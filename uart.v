==> flow/design.v <==
`timescale 1ns/1ps
module ControlRegister (
    input clk,
    input rst,
    input wr_en,
    input [7:0] data_in,
    output reg tx_en,
    output reg rx_en,
    output reg reset
);
always @(posedge clk or posedge rst) begin
    if (rst) begin
        tx_en <= 0;
        rx_en <= 0;
        reset <= 0;
    end else if (wr_en) begin
        tx_en <= data_in[0];
        rx_en <= data_in[1];
        reset <= data_in[2];
    end
end
endmodule
module UART_TX (
    input clk,
    input tx_en,
    input [7:0] tx_data,
    input tx_start,
    output reg tx_line,
    output reg tx_done
);
    reg [3:0] state;
    reg [2:0] bit_index;
    reg [9:0] shift_reg;
    localparam IDLE = 0, START = 1, DATA = 2, STOP = 3, DONE = 4;
    initial begin
        tx_line = 1;
        tx_done = 0;
    end
    always @(posedge clk) begin
        if (!tx_en) begin
            state <= IDLE;
            tx_line <= 1;
            tx_done <= 0;
        end else begin
            case (state)
                IDLE: begin
                    tx_done <= 0;
                    if (tx_start) begin
                        shift_reg <= {1'b1, tx_data, 1'b0};  
                        bit_index <= 0;
                        state <= START;
                    end
                end
                START: begin
                    tx_line <= 0;
                    state <= DATA;
                end
                DATA: begin
                    tx_line <= shift_reg[bit_index];
                    bit_index <= bit_index + 1;
                    if (bit_index == 7)
                        state <= STOP;
                end
                STOP: begin
                    tx_line <= 1;
                    state <= DONE;
                end
                DONE: begin
                    tx_done <= 1;
                    state <= IDLE;
                end
            endcase
        end
    end
endmodule
module UART_RX (
    input clk,
    input rx_en,
    input rx_line,
    output reg [7:0] rx_data,
    output reg rx_done
);
    reg [3:0] state;
    reg [3:0] bit_index;
    reg [7:0] shift_reg;
    localparam IDLE = 0, START = 1, DATA = 2, STOP = 3, DONE = 4;
    initial begin
        rx_data = 0;
        rx_done = 0;
    end
    always @(posedge clk) begin
        if (!rx_en) begin
            state <= IDLE;
            rx_done <= 0;
        end else begin
            case (state)
                IDLE: begin
                    rx_done <= 0;
                    if (!rx_line)
                        state <= START;
                end
                START: begin
                    bit_index <= 0;
                    state <= DATA;
                end
                DATA: begin
                    shift_reg[bit_index] <= rx_line;
                    bit_index <= bit_index + 1;
                    if (bit_index == 7)
                        state <= STOP;
                end
                STOP: begin
                    if (rx_line == 1) begin
                        rx_data <= shift_reg;
                        state <= DONE;
                    end else
                        state <= IDLE;
                end
                DONE: begin
                    rx_done <= 1;
                    state <= IDLE;
                end
            endcase
        end
    end
endmodule
module UART_System (
    input clk,
    input rst,
    input wr_en,
    input [7:0] control_data,
    input tx_start,
    input [7:0] tx_data,
    input rx_line,
    output tx_line,
    output [7:0] rx_data,
    output tx_done,
    output rx_done
);
    wire tx_en, rx_en, reset;
    ControlRegister ctrl (
        .clk(clk), .rst(rst), .wr_en(wr_en), .data_in(control_data),
        .tx_en(tx_en), .rx_en(rx_en), .reset(reset)
    );
    UART_TX tx (
        .clk(clk), .tx_en(tx_en), .tx_data(tx_data), .tx_start(tx_start),
        .tx_line(tx_line), .tx_done(tx_done)
    );
    UART_RX rx (
        .clk(clk), .rx_en(rx_en), .rx_line(rx_line),
        .rx_data(rx_data), .rx_done(rx_done)
    );
endmodule
=== Reports on UART_System ===
The steps from the RTL of UART_System to its reports follow in flow order.
Line numbers count from 1 in the design file above.
Operators carry their Yosys type and port widths (W data, S select, Z words).
A cell with n/a has no value.

* Top: UART_System
* Clock input: clk
* Library: sky130hd
* Library corner: tt_025C_1v80

=== After elaboration ===
Yosys after proc, flatten, opt, wreduce and memory -nomap, before mapping. Memory bits, and registers merged into a memory's read port (data or address), are not among the register bits. Print and check cells are not counted. Equal cells are merged and count once.

* Register bits: 44
* Word-level cells: 64

* $add $sub $neg: 3
* Equality and inequality tests: 14
* Shifts and indexed selects: 3
* Multiplexer cells: 13
* Bitwise logic cells: 3
* Reduce/logical cells: 16

{| class="wikitable"
|+ Operators with widths
! kind !! number
|-
| $pmux W4 S5 || 2
|-
| $eq A4 B2 Y1 const B || 4
|-
| $mux W4 || 4
|-
| $reduce_and A3 Y1 || 5
|-
| $eq A4 B3 Y1 const B || 3
|-
| $shiftx A10 B3 Y1 || 1
|-
| $reduce_bool A5 Y1 || 2
|-
| $shift A1 B5 Y8 || 1
|-
| $shift A1 B5 Y8 const A || 1
|-
| $reduce_bool A2 Y1 || 4
|-
| $eq A4 B1 Y1 const B || 2
|-
| $logic_not A4 Y1 || 2
|-
| $and A8 B8 Y8 || 1
|-
| $or A8 B8 Y8 || 1
|-
| $not A8 Y8 || 1
|-
| $pmux W4 S2 || 1
|-
| $pmux W3 S2 || 1
|-
| $mux W3 || 2
|-
| $neg A4 Y5 || 1
|-
| $ne A2 B1 Y1 const B || 2
|-
| $ne A2 B2 Y1 const B || 2
|-
| $reduce_and A2 Y1 || 2
|-
| $add A4 B1 Y4 const B || 1
|-
| $pmux W1 S2 || 2
|-
| $add A3 B1 Y3 const B || 1
|-
| $eq A3 B3 Y1 const B || 1
|-
| $reduce_bool A3 Y1 || 1
|-
| $pmux W1 S3 || 1
|}

=== Depth ===
Yosys ltp: most cells in a row. Word level: on the elaborated netlist, between registers, memories and ports. Mapped: between sequential cells and ports; inverters and the memories' decode and read muxes count.

* Word-level depth: 5
* ABC_AREA: 0
* Depth in mapped cells: 7

=== Netlist ===
The flow's flattened synthesis, as Yosys stat reports it; memories are mapped. The netlist is that of the ABC_AREA named above (0 if unset); the other value can give another one.

* Standard cells after synthesis: 152
* Cell area after synthesis: 1965.6 sq um
* Area of sequential cells: 1211.2 sq um
* Mapped flip-flops: 45
* Buffers: 5

{| class="wikitable"
|+ Cell types
! cell type !! number
|-
| sky130_fd_sc_hd__edfxtp_1 || 30
|-
| sky130_fd_sc_hd__dfxtp_1 || 13
|-
| sky130_fd_sc_hd__ha_1 || 7
|-
| sky130_fd_sc_hd__nor2b_1 || 9
|-
| sky130_fd_sc_hd__a211oi_1 || 7
|-
| sky130_fd_sc_hd__dfrtp_1 || 2
|-
| sky130_fd_sc_hd__and2_1 || 7
|-
| sky130_fd_sc_hd__o22ai_1 || 7
|-
| sky130_fd_sc_hd__nand2b_1 || 6
|-
| sky130_fd_sc_hd__mux2_2 || 3
|-
| sky130_fd_sc_hd__o21a_1 || 4
|-
| sky130_fd_sc_hd__o21ai_0 || 6
|-
| sky130_fd_sc_hd__and3_1 || 4
|-
| sky130_fd_sc_hd__mux4_2 || 1
|-
| sky130_fd_sc_hd__nand3b_1 || 3
|-
| sky130_fd_sc_hd__mux2i_1 || 2
|-
| sky130_fd_sc_hd__inv_1 || 5
|-
| sky130_fd_sc_hd__a32oi_1 || 2
|}

Other cell types: 20; their cells: 34.
The figures by module come from a second, unflattened synthesis with its own total; it is not the netlist above.

* Cells (unflattened synthesis): 154
* Area total of the unflattened synthesis: 2054.5 sq um

Rows give one instance, submodules left out.

{| class="wikitable"
|+ Modules
! module !! instances !! cells !! area (sq um)
|-
| UART_RX || 1 || 104 || 1296.2
|-
| UART_TX || 1 || 43 || 645.6
|-
| ControlRegister || 1 || 7 || 112.6
|-
| UART_System || 1 || 0 || 0.0
|}

=== Path before layout ===
OpenSTA on the mapped netlist: ideal clock, no wires. The path of least setup slack (recovery checks aside). Input and output delay are each 20% of the period. Register names are those of the netlist, which keeps one name where synthesis merged equal registers.

* Kind: register to register
* Start: register rx.bit_index[0]
* End: register rx.shift_reg[0]
* Period: 4.07 ns
* Arrival: 1.781 ns
* Required time: 3.808 ns
* Slack: 2.027 ns
* Path delay: 2.043 ns
* Driving pins on the path: 7
* Period reached after synthesis: 2.043 ns

"path delay" is the arrival time less input delay plus setup time.
"driving pins on the path": output pins that drive a net of the path, with the launching flip-flop's if there is one; two outputs of one cell count as two.
"period reached after synthesis" is the clock period less the worst setup slack; recovery checks do not enter. This is arithmetic on one report: input and output delays are still those of the set period (20% each).
Between the ends stands the longest chain of elaborated cells between them, by number of cells; it is not shown to be the way that was timed. Of several equally long chains one is given.
Each line given opens the expression or statement behind the cell; cells for indexed reads and writes are added by Yosys, which also makes memories of some case tables.

* Path through: sky130_fd_sc_hd__edfxtp_1 > sky130_fd_sc_hd__buf_2 > sky130_fd_sc_hd__inv_1 > sky130_fd_sc_hd__ha_1 > sky130_fd_sc_hd__or3b_1 > sky130_fd_sc_hd__nor4_2 > sky130_fd_sc_hd__mux2_1
* Length of the longest elaborated chain: 5

{| class="wikitable"
|+ RTL lines, path post-synthesis
! item !! RTL line !! RTL
|-
| start: declaration || 84 || <nowiki>reg [3:0] bit_index;</nowiki>
|-
| start: assignment || 103 || <nowiki>bit_index <= 0;</nowiki>
|-
| start: assignment || 108 || <nowiki>bit_index <= bit_index + 1;</nowiki>
|-
| $neg A4 Y5 || 107 || <nowiki>shift_reg[bit_index] <= rx_line;</nowiki>
|-
| $shift A1 B5 Y8 || 107 ||
|-
| $not A8 Y8 || 107 ||
|-
| $and A8 B8 Y8 || 107 ||
|-
| $or A8 B8 Y8 || 107 ||
|-
| end: assignment || 107 ||
|-
| end: declaration || 85 || <nowiki>reg [7:0] shift_reg;</nowiki>
|}

=== Path in the finished layout ===
Path of least setup slack in the final report of flow run A (OpenROAD, finished layout, wires in). Where an end is a register, its clock arrival counts in the times.

* Kind: register to register
* Start: register rx.bit_index[0]
* End: register rx.shift_reg[0]
* Period: 2.38 ns
* Arrival: 1.96 ns
* Required time: 2.42 ns
* Slack: 0.46 ns
* Driving pins on the path: 6

Between the ends stands the longest chain of elaborated cells between them, by number of cells; it is not shown to be the way that was timed. Of several equally long chains one is given.

* Path through: sky130_fd_sc_hd__edfxtp_1 > sky130_fd_sc_hd__inv_1 > sky130_fd_sc_hd__ha_1 > sky130_fd_sc_hd__or3b_1 > sky130_fd_sc_hd__nor4_2 > sky130_fd_sc_hd__mux2_1
* Length of the longest elaborated chain: 5

{| class="wikitable"
|+ RTL lines, path after layout
! item !! RTL line !! RTL
|-
| start: declaration || 84 || <nowiki>reg [3:0] bit_index;</nowiki>
|-
| start: assignment || 103 || <nowiki>bit_index <= 0;</nowiki>
|-
| start: assignment || 108 || <nowiki>bit_index <= bit_index + 1;</nowiki>
|-
| $neg A4 Y5 || 107 || <nowiki>shift_reg[bit_index] <= rx_line;</nowiki>
|-
| $shift A1 B5 Y8 || 107 ||
|-
| $not A8 Y8 || 107 ||
|-
| $and A8 B8 Y8 || 107 ||
|-
| $or A8 B8 Y8 || 107 ||
|-
| end: assignment || 107 ||
|-
| end: declaration || 85 || <nowiki>reg [7:0] shift_reg;</nowiki>
|}

Ticket comment

Record of 2 stored runs of the RTL-to-layout flow on UART_System, platform sky130hd. The runs are unordered. Constraints: input delay and output delay 20% of the set period each, output load 0.01 pF.
"period achieved": clock period set for the run, less the worst setup slack. It is reckoned from that one timing run; input and output delays stay at 20% of the period that was set.
"allowed time less slack (worst setup path)" means the part of the period allowed to the worst setup path (the constraints hold back 20% at inputs and 20% at outputs) less its slack; where the path has registers, the arrival times of their clocks count too.
"power consumption" is the tool's figure for a default switching activity; nothing was simulated.

=== Flow run A ===
{| class="wikitable"
! Setting !! Value
|-
| period_ns || 2.38
|-
| CORE_UTILIZATION || 27
|-
| SETUP_SLACK_MARGIN || 0.21
|-
| PLACE_DENSITY_LB_ADDON || 0.08
|-
| CELL_PAD_IN_SITES_GLOBAL_PLACEMENT || 0
|-
| GPL_ROUTABILITY_DRIVEN || 1
|-
| SLEW_MARGIN || 25
|-
| CAP_MARGIN || 20
|-
| CORE_MARGIN || 2
|-
! Result !! Value
|-
| Period achieved || 1.918 ns
|-
| Worst slack on setup checks || 0.462 ns
|-
| Total negative slack on setup checks || 0.000 ns
|-
| Standard-cell area of the final layout || 2452.3 sq um
|-
| Full die area || 7979.0 sq um
|-
| Power consumption || 1638 uW
|-
| Utilization after routing || 0.344
|-
| Synthesis area || 1965.6 sq um
|-
| Allowed time less slack (worst setup path) || 1.92 ns
|-
| Worst setup path type || register to register
|}

=== Flow run B ===
{| class="wikitable"
! Setting !! Value
|-
| period_ns || 2.12
|-
| SETUP_SLACK_MARGIN || -0.12
|-
| CAP_MARGIN || 20
|-
| CORE_MARGIN || 2
|-
| CORE_UTILIZATION || 40
|-
| SLEW_MARGIN || 20
|-
! Result !! Value
|-
| Period achieved || 1.909 ns
|-
| Worst slack on setup checks || 0.211 ns
|-
| Total negative slack on setup checks || 0.000 ns
|-
| Standard-cell area of the final layout || 2426.1 sq um
|-
| Full die area || 5490.8 sq um
|-
| Power consumption || 1885 uW
|-
| Utilization after routing || 0.514
|-
| Synthesis area || 1965.6 sq um
|-
| Allowed time less slack (worst setup path) || 1.91 ns
|-
| Worst setup path type || register to register
|}
